==> flow/design.v <==
module alsu_unit(A, B, opcode, cin, serial_in, direction, red_op_A, red_op_B, bypass_A, bypass_B, clk, rst, out, leds);
parameter INPUT_PRIORITY = "A";
parameter FULL_ADDER = "ON";
input [2:0] A, B, opcode;
input cin, serial_in, direction, red_op_A, red_op_B, bypass_A, bypass_B, clk, rst;  
output reg [5:0] out;
output reg [15:0] leds; 
reg [2:0] A_reg, B_reg, op_reg;
reg cin_reg, serial_in_reg, direction_reg, red_op_A_reg, red_op_B_reg, bypass_A_reg, bypass_B_reg; 
always @(posedge clk or posedge rst) begin
    if(rst) begin
      out <= 0;
      leds <= 0;
    end
    else begin
        A_reg <= A; 
        B_reg <= B;
        op_reg <= opcode;
        cin_reg <= cin;
        serial_in_reg <= serial_in;
        direction_reg <= direction;
        red_op_A_reg <= red_op_A;
        red_op_B_reg <= red_op_B;
        bypass_A_reg <= bypass_A;
        bypass_B_reg <= bypass_B;
        case ({bypass_A_reg, bypass_B_reg})
            2'b00: begin
                 case (op_reg)
                    3'b000: begin
                        case ({red_op_A_reg, red_op_B_reg})
                        2'b00: out <= A_reg & B_reg;
                        2'b10: out <= &A_reg;
                        2'b01: out <= &B_reg;
                        2'b11: begin
                            if(INPUT_PRIORITY == "A")
                                out <= &A_reg;
                            else if(INPUT_PRIORITY == "B")
                                out <= &B_reg;
                            end
                        endcase
                        end
                    3'b001: begin
                        case ({red_op_A_reg, red_op_B_reg})
                        2'b00: out <= A_reg ^ B_reg;
                        2'b10: out <= ^A_reg;
                        2'b01: out <= ^B_reg;
                        2'b11: begin
                            if(INPUT_PRIORITY == "A")
                                out <= ^A_reg;
                            else if(INPUT_PRIORITY == "B")
                                out <= ^B_reg;
                            end
                        endcase
                    end
                    3'b010: begin
                    if(red_op_A_reg && red_op_B_reg) begin
                      leds <= ~leds;
                      out <= 0;
                    end
                    else if(FULL_ADDER == "ON")
                        out <= A_reg + B_reg + cin_reg;
                    else if(FULL_ADDER == "OFF")
                        out <= A_reg + B_reg;
                    end
                    3'b011: begin
                    if(red_op_A_reg && red_op_B_reg) begin
                      leds <= ~leds;
                      out <= 0;
                    end
                    else
                        out <= A_reg * B_reg;
                    end
                    3'b100: begin
                    if(red_op_A_reg && red_op_B_reg) begin
                      leds <= ~leds;
                      out <= 0;
                    end
                    else if(direction_reg)
                        out <= {out[4:0], serial_in_reg};
                    else
                        out <= {serial_in_reg, out[5:1]};
                    end
                    3'b101: begin
                    if(red_op_A_reg && red_op_B_reg) begin
                      leds <= ~leds;
                      out <= 0;
                    end
                    else if(direction_reg)
                        out <= {out[4:0], out[5]};
                    else
                        out <= {out[0], out[5:1]};
                    end
                    default: begin
                      leds <= ~leds;
                      out <= 0;
                    end
                endcase
            end
        2'b10: out <= A_reg;
        2'b01: out <= B_reg;
        2'b11: begin
            if(INPUT_PRIORITY == "A")
                out <= A_reg;
            else if(INPUT_PRIORITY == "B")
                out <= B_reg;
        end
        endcase
    end
end
endmodule
# [Step by step through the tools: alsu_unit]
# The steps from the RTL of alsu_unit to its reports follow in flow order.
# Line numbers count from 1 in the design file above.
# Operators carry their Yosys type and port widths (W data, S select, Z words).
# The mark - stands for no value.
[design] design="alsu_unit" clock="clk" cell_library="sky130hd" pvt_corner="tt_025C_1v80"

# [Elaborated design]
# Yosys after proc, flatten, opt, wreduce and memory -nomap, before mapping. Memory bits, and registers merged into a memory's read port (data or address), are not among the register bits. Print and check cells are not counted. Equal cells are merged and count once.
[bits] latch_bits=0 rom_bits=0 memories=0 ram_bits=0 clocked_rd_ports_x_width=0 output_inout_bits=22 input_bits=18 reg_bits=38
[classes] n_reduce_logical=13 n_mux=12 n_eq=12 n_mul=1 div_mod_pow=0 n_cmp=0 n_logic=4 add_sub_neg=2 shifts=0
[op_table] op="$pmux W6 S3" count=3
[op_table] op="$pmux W6 S6" count=1
[op_table] op="$pmux W16 S2" count=1
[op_table] op="$mux W6" count=5
[op_table] op="$mul A3 B3 Y6" count=1
[op_table] op="$not A16 Y16" count=1
[op_table] op="$mux W16" count=1
[op_table] op="$reduce_and A3 Y1" count=3
[op_table] op="$eq A2 B2 Y1 const B" count=4
[op_table] op="$reduce_or A2 Y1" count=3
[op_table] op="$eq A3 B2 Y1 const B" count=2
[op_table] op="$eq A3 B3 Y1 const B" count=2
[op_table] op="$reduce_xor A3 Y1" count=2
[op_table] op="$add A4 B1 Y5" count=1
[op_table] op="$mux W5" count=1
[op_table] op="$eq A2 B1 Y1 const B" count=2
[op_table] op="$logic_not A2 Y1" count=2
[op_table] op="$add A3 B3 Y4" count=1
[op_table] op="$reduce_or A4 Y1" count=1
[op_table] op="$eq A3 B1 Y1 const B" count=1
[op_table] op="$and A3 B3 Y3" count=1
[op_table] op="$xor A3 B3 Y3" count=1
[op_table] op="$logic_not A3 Y1" count=1
[op_table] op="$ne A2 B1 Y1 const B" count=1
[op_table] op="$logic_and A1 B1 Y1" count=1
[op_table] op="$not A1 Y1" count=1

# [Depth]
# Depth = most cells in a row (Yosys ltp): at word level without a register or memory, in the mapped netlist without a sequential cell, where the memories' decode and read muxes count.
[logic_depth] ltp_word=5 ABC_AREA=0 depth_mapped=9 depth_no_buf=9

# [Netlist]
# Source: synth_stat.txt of the flow (Yosys; design flattened, memories mapped). It holds for the ABC_AREA given above (unset counts as 0); a run with the other value may have another netlist.
[by_type] cell="sky130_fd_sc_hd__dfrtp_1" count=22 area_total_um2=550.528
[by_type] cell="sky130_fd_sc_hd__edfxtp_1" count=16 area_total_um2=480.461
[by_type] cell="sky130_fd_sc_hd__xnor2_1" count=20 area_total_um2=175.168
[by_type] cell="sky130_fd_sc_hd__ha_1" count=12 area_total_um2=150.144
[by_type] cell="sky130_fd_sc_hd__mux2i_1" count=7 area_total_um2=70.067
[by_type] cell="sky130_fd_sc_hd__fa_1" count=3 area_total_um2=60.058
[by_type] cell="sky130_fd_sc_hd__nand2_1" count=14 area_total_um2=52.55
[by_type] cell="sky130_fd_sc_hd__mux2_2" count=3 area_total_um2=33.782
[by_type] cell="sky130_fd_sc_hd__and2_1" count=5 area_total_um2=31.28
[by_type] cell="sky130_fd_sc_hd__nor2b_1" count=4 area_total_um2=25.024
[by_type] cell="sky130_fd_sc_hd__a211oi_1" count=3 area_total_um2=22.522
[by_type] cell="sky130_fd_sc_hd__nor2_1" count=6 area_total_um2=22.522
[by_type] cell="sky130_fd_sc_hd__buf_12" count=1 area_total_um2=20.019
[by_type] cell="sky130_fd_sc_hd__inv_1" count=5 area_total_um2=18.768
[by_type] cell="sky130_fd_sc_hd__nand2b_1" count=3 area_total_um2=18.768
[by_type] cell="sky130_fd_sc_hd__o22a_1" count=2 area_total_um2=17.517
[by_type] cell="sky130_fd_sc_hd__a21o_1" count=2 area_total_um2=15.014
[by_type] cell="sky130_fd_sc_hd__maj3_2" count=1 area_total_um2=11.261
# Not listed: further types 24, cells in them 28.
[synth_totals] ff_cells=38 synth_area_mm2=0.0019744 stdcells=157 sequential_area_mm2=0.001031

# [Timing after synthesis]
# OpenSTA on the mapped netlist: ideal clock, no wires. The path of least setup slack (recovery checks aside). Input and output delay are each 20% of the period. Register names are those of the netlist, which keeps one name where synthesis merged equal registers.
[synth_path] path_type="flip-flop to flip-flop" startpoint="register A_reg[1]" endpoint="register out[3]" arrival_time_ps=2157 path_slack_ps=571 period_ps=2800 setup_ps=72 delay_ps=2229 stages=9 t_first_pin_ps=0 t_required_ps=2728 synth_period_reached_ps=2229
# "delay_ps" is the arrival time less input delay plus setup time.
# "stages": output pins that drive a net of the path, with the launching flip-flop's if there is one; two outputs of one cell count as two.
# "synth_period_reached_ps" = period - worst setup slack (recovery checks aside). The figure is calculated, with input and output delays left at 20% of the set period.
# Between the ends stands the longest chain of elaborated cells between them, by number of cells; it is not shown to be the way that was timed. Of several equally long chains one is given.
# A line is the first line of the expression or statement that the cell stems from. Yosys adds cells for indexed reads and writes and turns some case tables into memories.
# At most two assigning lines are given for a register; there are more.
[synth_via] path_cell_list="sky130_fd_sc_hd__edfxtp_1 > sky130_fd_sc_hd__ha_1 > sky130_fd_sc_hd__xnor2_1 > sky130_fd_sc_hd__ha_1 > sky130_fd_sc_hd__ha_1 > sky130_fd_sc_hd__fa_1 > sky130_fd_sc_hd__nor2b_1 > sky130_fd_sc_hd__o32a_1 > sky130_fd_sc_hd__nor2_1" elab_chain_len=5
[synth_rtl] element="start, declared" line_no=8 text="reg [2:0] A_reg, B_reg, op_reg;"
[synth_rtl] element="start, assigned" line_no=16 text="A_reg <= A;"
[synth_rtl] element="$add A3 B3 Y4" line_no=61 text="out <= A_reg + B_reg + cin_reg;"
[synth_rtl] element="$add A4 B1 Y5" line_no=61
[synth_rtl] element="$mux W5" line_no=56 text="if(red_op_A_reg && red_op_B_reg) begin"
[synth_rtl] element="$pmux W6 S6" line_no=28 text="case (op_reg)"
[synth_rtl] element="$pmux W6 S3" line_no=26 text="case ({bypass_A_reg, bypass_B_reg})"
[synth_rtl] element="end, assigned" line_no=31 text="2'b00: out <= A_reg & B_reg;"
[synth_rtl] element="end, assigned" line_no=32 text="2'b10: out <= &A_reg;"
[synth_rtl] element="end, declared" line_no=6 text="output reg [5:0] out;"

# [Worst path after layout]
# From the final timing report of entry A: the path of least setup slack in the routed layout; clock arrival at registers is part of the times.
# The report prints the path's times to 10 ps; the period is as set.
[layout_path] path_type="flip-flop to flip-flop" startpoint="register A_reg[1]" endpoint="register out[3]" arrival_time_ps=2580 stages=9 period_ps=3430 setup_ps=60 t_first_pin_ps=280 t_required_ps=3650 path_slack_ps=1070
# Between the ends stands the longest chain of elaborated cells between them, by number of cells; it is not shown to be the way that was timed. Of several equally long chains one is given.
# At most two assigning lines are given for a register; there are more.
[layout_via] path_cell_list="sky130_fd_sc_hd__edfxtp_1 > sky130_fd_sc_hd__ha_1 > sky130_fd_sc_hd__xnor2_1 > sky130_fd_sc_hd__ha_1 > sky130_fd_sc_hd__ha_1 > sky130_fd_sc_hd__fa_1 > sky130_fd_sc_hd__nor2b_1 > sky130_fd_sc_hd__o32a_1 > sky130_fd_sc_hd__nor2_1" elab_chain_len=5
[layout_rtl] element="start, declared" line_no=8 text="reg [2:0] A_reg, B_reg, op_reg;"
[layout_rtl] element="start, assigned" line_no=16 text="A_reg <= A;"
[layout_rtl] element="$add A3 B3 Y4" line_no=61 text="out <= A_reg + B_reg + cin_reg;"
[layout_rtl] element="$add A4 B1 Y5" line_no=61
[layout_rtl] element="$mux W5" line_no=56 text="if(red_op_A_reg && red_op_B_reg) begin"
[layout_rtl] element="$pmux W6 S6" line_no=28 text="case (op_reg)"
[layout_rtl] element="$pmux W6 S3" line_no=26 text="case ({bypass_A_reg, bypass_B_reg})"
[layout_rtl] element="end, assigned" line_no=31 text="2'b00: out <= A_reg & B_reg;"
[layout_rtl] element="end, assigned" line_no=32 text="2'b10: out <= &A_reg;"
[layout_rtl] element="end, declared" line_no=6 text="output reg [5:0] out;"

==> results <==
2 stored runs of alsu_unit in the flow (synthesis by Yosys, layout by OpenROAD, sky130hd cells), in arbitrary order. Constraints: input delay and output delay 20% of the set period each, output load 0.01 pF.
"period_less_ws_ps" means the clock period less the worst setup slack. The figure is calculated, with input and output delays left at 20% of the set period.
"worst_path_time_ps" means the part of the period allowed to the worst setup path (the constraints hold back 20% at inputs and 20% at outputs) less its slack; where the path has registers, the arrival times of their clocks count too.
By "total_power_mw" is meant OpenSTA's value without simulated activity: inputs other than the clock are taken to toggle once in ten clock periods, and the tool carries that through the logic.
"worst_path_time_ps" is known to 10 ps.

[flow] entry A: files
==> flow/run.sh <==
#!/bin/bash
# the make line also repeats the synthesis and layout settings of config.mk as NAME=value (left out here)
make -C /OpenROAD-flow-scripts/flow DESIGN_CONFIG=/design/flow/config.mk WORK_HOME=/design/flow/orfs CLKGATE_MAP_FILE= finish
==> flow/config.mk <==
export PLATFORM = sky130hd
export DESIGN_NAME = alsu_unit
export DESIGN_NICKNAME = alsu_unit
export VERILOG_FILES = /design/flow/design.v
export SDC_FILE = /design/flow/constraint.sdc
export NUM_CORES = 4
export LEC_CHECK = 0
export CAP_MARGIN = 20
export CORE_ASPECT_RATIO = 1.21
export CORE_MARGIN = 3
export CORE_UTILIZATION = 45
export GPL_ROUTABILITY_DRIVEN = 1
export PLACE_DENSITY = 0.35
export SLEW_MARGIN = 20
export TNS_END_PERCENT = 60
==> flow/constraint.sdc <==
create_clock -name core_clock -period 3.43 [get_ports {clk}]
set_input_delay 0.6860 -clock core_clock [delete_from_list [all_inputs] [get_ports {clk}]]
set_output_delay 0.6860 -clock core_clock [all_outputs]
set_load 0.01 [all_outputs]

[flow] entry A: metrics
[metrics] synth_chip_area_mm2 = 0.0019744
[metrics] die_footprint_mm2 = 0.0052217
[metrics] post_route_stdcell_area_mm2 = 0.0024974
[metrics] finish.utilization_pct = 61.4
[metrics] fin_ws_ps = 1070
[metrics] final_setup_tns_ps = 0
[metrics] worst_hold_slack_ps = 474
[metrics] total_power_mw = 1.521
[metrics] period_less_ws_ps = 2360
[metrics] worst_path_time_ps = 2360
[metrics] worst_setup_path_type = flip-flop to flip-flop

[flow] entry B: files
==> flow/run.sh <==
#!/bin/bash
# the make line also repeats the synthesis and layout settings of config.mk as NAME=value (left out here)
make -C /OpenROAD-flow-scripts/flow DESIGN_CONFIG=/design/flow/config.mk WORK_HOME=/design/flow/orfs CLKGATE_MAP_FILE= finish
==> flow/config.mk <==
export PLATFORM = sky130hd
export DESIGN_NAME = alsu_unit
export DESIGN_NICKNAME = alsu_unit
export VERILOG_FILES = /design/flow/design.v
export SDC_FILE = /design/flow/constraint.sdc
export NUM_CORES = 4
export LEC_CHECK = 0
export CAP_MARGIN = 10
export CELL_PAD_IN_SITES_GLOBAL_PLACEMENT = 3
export CORE_MARGIN = 8
export CORE_UTILIZATION = 48
export CTS_CLUSTER_SIZE = 86
export GPL_ROUTABILITY_DRIVEN = 1
export MAX_ROUTING_LAYER = met5
export MIN_ROUTING_LAYER = met1
export PLACE_DENSITY_LB_ADDON = 0.01
export SETUP_SLACK_MARGIN = 0.14
export SLEW_MARGIN = 15
==> flow/constraint.sdc <==
create_clock -name core_clock -period 1.58 [get_ports {clk}]
set_input_delay 0.3160 -clock core_clock [delete_from_list [all_inputs] [get_ports {clk}]]
set_output_delay 0.3160 -clock core_clock [all_outputs]
set_load 0.01 [all_outputs]

[flow] entry B: incomplete, placement halted on FLW-0024
